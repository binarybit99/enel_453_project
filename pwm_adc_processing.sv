==> flow/design.v <==
module averager #(
    parameter int power = 8,     
    parameter int N = 8,         
    parameter int M = N + power/2   
) (
    input  logic clk,
    input  logic reset,
    input  logic EN,
    input  logic [N-1:0] Din,
    output logic [M-1:0] Q      
);
    logic [N-1:0] REG_ARRAY [2**power:1];
    logic [power+N-1:0] sum;     
    assign Q = sum[power+N-1:power/2];   
    always_ff @(posedge clk) begin
        if (reset) begin
            sum <= '0;
            for (int j = 1; j <= 2**power; j++) begin
                REG_ARRAY[j] <= '0;
            end
        end
        else if (EN) begin
            sum <= sum + Din - REG_ARRAY[2**power];
            for (int j = 2**power; j > 1; j--) begin
                REG_ARRAY[j] <= REG_ARRAY[j-1];
            end
            REG_ARRAY[1] <= Din;
        end
    end
endmodule
`timescale 1ns / 1ps
module pwm_adc_processing #(
    parameter int SCALING_FACTOR = 3400,          
    parameter int SHIFT_FACTOR   = 8,            
    parameter int INPUT_BITS     = 8,           
    parameter int AVERAGE_POWER  = 8            
) (
    input  logic                    clk,
    input  logic                    reset,
    input  logic [7:0]             pwm_in,     
    output logic [15:0]            scaled_adc_data,
    output logic [11:0]            ave_data,
    output logic                    conversion_done
);
    logic [7:0] ramp_counter;     
    logic       ready_pulse;       
    localparam int SCALE_WIDTH = 24;  
    logic [SCALE_WIDTH-1:0] scaled_temp;
    logic [11:0] averaged_value;
    always_ff @(posedge clk) begin
        if (reset)
            ramp_counter <= '0;
        else
            ramp_counter <= ramp_counter + 1'b1;
    end
    always_ff @(posedge clk) begin
        if (reset)
            ready_pulse <= 1'b0;
        else
            ready_pulse <= (ramp_counter == 8'hFF);
    end
    averager #(
        .power(AVERAGE_POWER),  
        .N(INPUT_BITS),        
        .M(INPUT_BITS + AVERAGE_POWER/2)  
    ) AVERAGER (
        .reset(reset),
        .clk(clk),
        .EN(ready_pulse),
        .Din(pwm_in),
        .Q(averaged_value)
    );
    assign ave_data = averaged_value;
    logic [11:0] normalized_value;
    always_comb begin
        normalized_value = averaged_value >> 4;
    end
    always_ff @(posedge clk) begin
        if (reset) begin
            scaled_adc_data <= '0;
            scaled_temp <= '0;
            conversion_done <= 1'b0;
        end
        else if (ready_pulse) begin
            scaled_temp <= normalized_value * SCALING_FACTOR;
            if ((scaled_temp >> SHIFT_FACTOR) > 16'd3300) begin
                scaled_adc_data <= 16'd3300;
            end else begin
                scaled_adc_data <= scaled_temp >> SHIFT_FACTOR;
            end
            conversion_done <= 1'b1;
        end
        else begin
            conversion_done <= 1'b0;
        end
    end
endmodule
Reports on pwm_adc_processing
The steps from the RTL of pwm_adc_processing to its reports follow in flow order.
Line numbers count from 1 in the design file above.
Library cell names are shortened.
A cell with - has no value.

inputs
  design top = pwm_adc_processing
  clock input = clk
  library = sky130hd
  corner = tt_025C_1v80

Word level
Source: Yosys, flattened and elaborated. Widths are those after wreduce; folded enables and synchronous resets count as part of the registers. Registers that Yosys merges into a memory's read port (data or address) are not register bits. Print and check cells do not count. Equal cells are merged and count once.

bit counts
  input bits = 10
  bits in latches = 0
  clocked read ports x word width = 0
  register bits = 2111
  memories kept = 0
  bits in read-only memories = 0
  bits in writable memories = 0
  output and inout port bits = 29

cells by class
  muxes and demuxes = 2
  div/mod/pow operators = 0
  $add $sub $neg = 3
  equality and inequality tests = 1
  shift operators = 0
  bitwise gates (word level) = 0
  multiply operators = 1
  reductions and logical operators = 0
  magnitude comparators = 1

operators by type and width
  cell                                                                     count
  8-bit by 9-bit multiplier with 17-bit output (second input constant)     1
  16-bit by 12-bit > comparator with 1-bit output (second input constant)  1
  16-bit by 8-bit adder with 16-bit output                                 1
  16-bit by 8-bit subtractor with 16-bit output                            1
  16-bit 2-to-1 mux                                                        1
  8-bit by 1-bit adder with 8-bit output (second input constant)           1
  8-bit == test (second input constant)                                    1
  1-bit 2-to-1 mux                                                         1

Longest topological paths
Longest topological path by Yosys (ltp), each cell counted once; first at word level (registers and memories cut), then after technology mapping (sequential cells cut; the memories' decode and read muxes count).

depth
  word-level depth = 2
  ABC_AREA = 0
  depth in mapped cells = 13
  gate-level depth less buffers = 13

After synthesis
The flow's flattened synthesis, as Yosys stat reports it; memories are mapped. The netlist is that of the ABC_AREA named above (0 if unset); the other value can give another one.

cell types
  cell type  count  area in all (um^2)
  dfxtp_1    2098   4.2E+04
  mux2i_1    2057   2.06E+04
  nor2_1     2107   7.91E+03
  buf_2      232    1.16E+03
  clkbuf_1   226    848.314
  ha_1       60     750.72
  fa_1       19     380.365
  inv_1      51     191.434
  xnor2_1    16     140.134
  a21oi_1    24     120.115
  buf_4      16     120.115
  o21ai_0    23     115.11
  nand2_1    23     86.333
  a211oi_1   10     75.072
  nand3_1    11     55.053
  nor3_1     11     55.053
  xor2_1     5      43.792
  a22oi_1    5      37.536

Not listed: further types 29, cells in them 76.

mapped netlist
  buffers = 483
  cells in the netlist = 7070
  area of sequential cells = 42000.3 um^2
  mapped flip-flops = 2098
  cell area after synthesis = 75194.6 um^2

By module: a second synthesis without flattening, with its own total; a netlist apart from the flattened one above.

second synthesis, totals
  cells (unflattened synthesis) = 7094
  area (unflattened synthesis) = 75419.8 um^2

Each row is one instance without its submodules.

modules
  module              cells  times used  area (um^2)
  averager            6831   1           72917.4
  pwm_adc_processing  263    1           2502.4

Timing after synthesis
OpenSTA on the mapped netlist: ideal clock, no wires. The path of least setup slack (recovery checks aside). Input and output delay are each 20% of the period. Register names are those of the netlist, which keeps one name where synthesis merged equal registers.

timing path after synthesis
  kind = register to register
  start = register AVERAGER.sum[12]
  end = register scaled_temp[18]
  period = 3.71 ns
  setup time = 0.117 ns
  arrival = 3.380 ns
  path buffers = 0
  stages = 14
  delay of the path = 3.497 ns
  path slack = 0.213 ns
  period reached after synthesis = 3.497 ns

"delay of the path" is the arrival time less input delay plus setup time.
"stages" counts driving pins, that of a launching flip-flop among them; a cell with two outputs on the path counts twice.
"period reached after synthesis" is the clock period less the worst setup slack; recovery checks do not enter. This is arithmetic on one report: input and output delays are still those of the set period (20% each).
Between the ends stands the longest chain of elaborated cells between them, by number of cells; it is not shown to be the way that was timed. Of several equally long chains one is given.
A line is the first line of the expression or statement that the cell stems from. Yosys adds cells for indexed reads and writes and turns some case tables into memories.

on the way, after synthesis
  path through = dfxtp_1 > inv_1 > ha_1 > inv_1 > fa_1 > fa_1 > ha_1 > ha_1 > a21oi_1 > o21ai_0 > o21ai_0 > a21oi_1 > or3_1 > a32o_1
  length of the longest elaborated chain = 1

ends and longest elaborated chain, after synthesis
  item                                          line  source
  from (decl)                                   13    logic [power+N-1:0] sum;
  from (assign)                                 17    sum <= '0;
  from (assign)                                 23    sum <= sum + Din - REG_ARRAY[2**power];
  8-bit by 9-bit multiplier with 17-bit output  85    scaled_temp <= normalized_value * SCALING_FACTOR;
  to (assign)                                   81    scaled_temp <= '0;
  to (assign)                                   85
  to (decl)                                     48    logic [SCALE_WIDTH-1:0] scaled_temp;

Timing after layout
From the final timing report of stored run 1: the path of least setup slack in the routed layout; clock arrival at registers is part of the times.

timing path post-layout
  kind = register to register
  start = register AVERAGER.sum[12]
  end = register scaled_temp[18]
  stages = 12
  arrival = 3.99 ns
  path buffers = 0
  period = 2.19 ns
  path slack = -1.13 ns
  setup time = 0.11 ns

Between the ends stands the longest chain of elaborated cells between them, by number of cells; it is not shown to be the way that was timed. Of several equally long chains one is given.

on the way, post-layout
  path through = dfxtp_4 > ha_4 > fa_1 > fa_2 > fa_1 > ha_4 > o21a_1 > o31a_1 > o21ai_4 > a21oi_2 > or3_1 > a32o_1
  length of the longest elaborated chain = 1

ends and longest elaborated chain, post-layout
  item                                          line  source
  from (decl)                                   13    logic [power+N-1:0] sum;
  from (assign)                                 17    sum <= '0;
  from (assign)                                 23    sum <= sum + Din - REG_ARRAY[2**power];
  8-bit by 9-bit multiplier with 17-bit output  85    scaled_temp <= normalized_value * SCALING_FACTOR;
  to (assign)                                   81    scaled_temp <= '0;
  to (assign)                                   85
  to (decl)                                     48    logic [SCALE_WIDTH-1:0] scaled_temp;

## Implementation results

Module pwm_adc_processing, platform sky130hd: 2 stored runs of the flow (Yosys, OpenROAD) with differing settings, in no particular order. Input and output delays are each 20% of the period that was set; the output load is 0.01 pF.
"period reached" = clock period - worst setup slack. The figure is calculated, with input and output delays left at 20% of the set period.
"worst setup path time" is the time allowed to the run's worst setup path (the clock period less input and output delay, where it has them) less its slack. Clock arrival times count: a late capture clock shortens it, a late launch clock lengthens it.
"total power of the final layout": no workload was simulated; the value follows from the tool's default switching activity.
Settings: - = not set for that run.

name                                    stored run 1          stored run 2
period_ns                               2.19                  2.27
CORE_UTILIZATION                        37                    19
SETUP_SLACK_MARGIN                      0.2                   -
CORE_ASPECT_RATIO                       0.78                  -
CORE_MARGIN                             8                     9
CELL_PAD_IN_SITES_DETAIL_PLACEMENT      0                     -
CTS_CLUSTER_SIZE                        57                    -
SLEW_MARGIN                             40                    20
MAX_ROUTING_LAYER                       met4                  met4
CAP_MARGIN                              20                    20
PLACE_DENSITY_LB_ADDON                  -                     0.29
HOLD_SLACK_MARGIN                       -                     0.19
TNS_END_PERCENT                         -                     90
GPL_TIMING_DRIVEN                       -                     1
GPL_ROUTABILITY_DRIVEN                  -                     1
MIN_ROUTING_LAYER                       -                     met1
total power of the final layout (µW)    73674                 73986
utilization in the final report (%)     43.0                  23.0
standard-cell area after layout (um^2)  87149.8               90561.9
worst setup path time (ns)              3.32                  3.31
critical path type                      register to register  register to register
synthesis area (um^2)                   75194.6               75194.6
final setup TNS (ns)                    -11.163               -8.905
worst setup slack after layout (ns)     -1.130                -1.038
die size (um^2)                         218022.0              418732.0
period reached (ns)                     3.320                 3.308
lowest hold slack (ns)                  0.298                 0.326
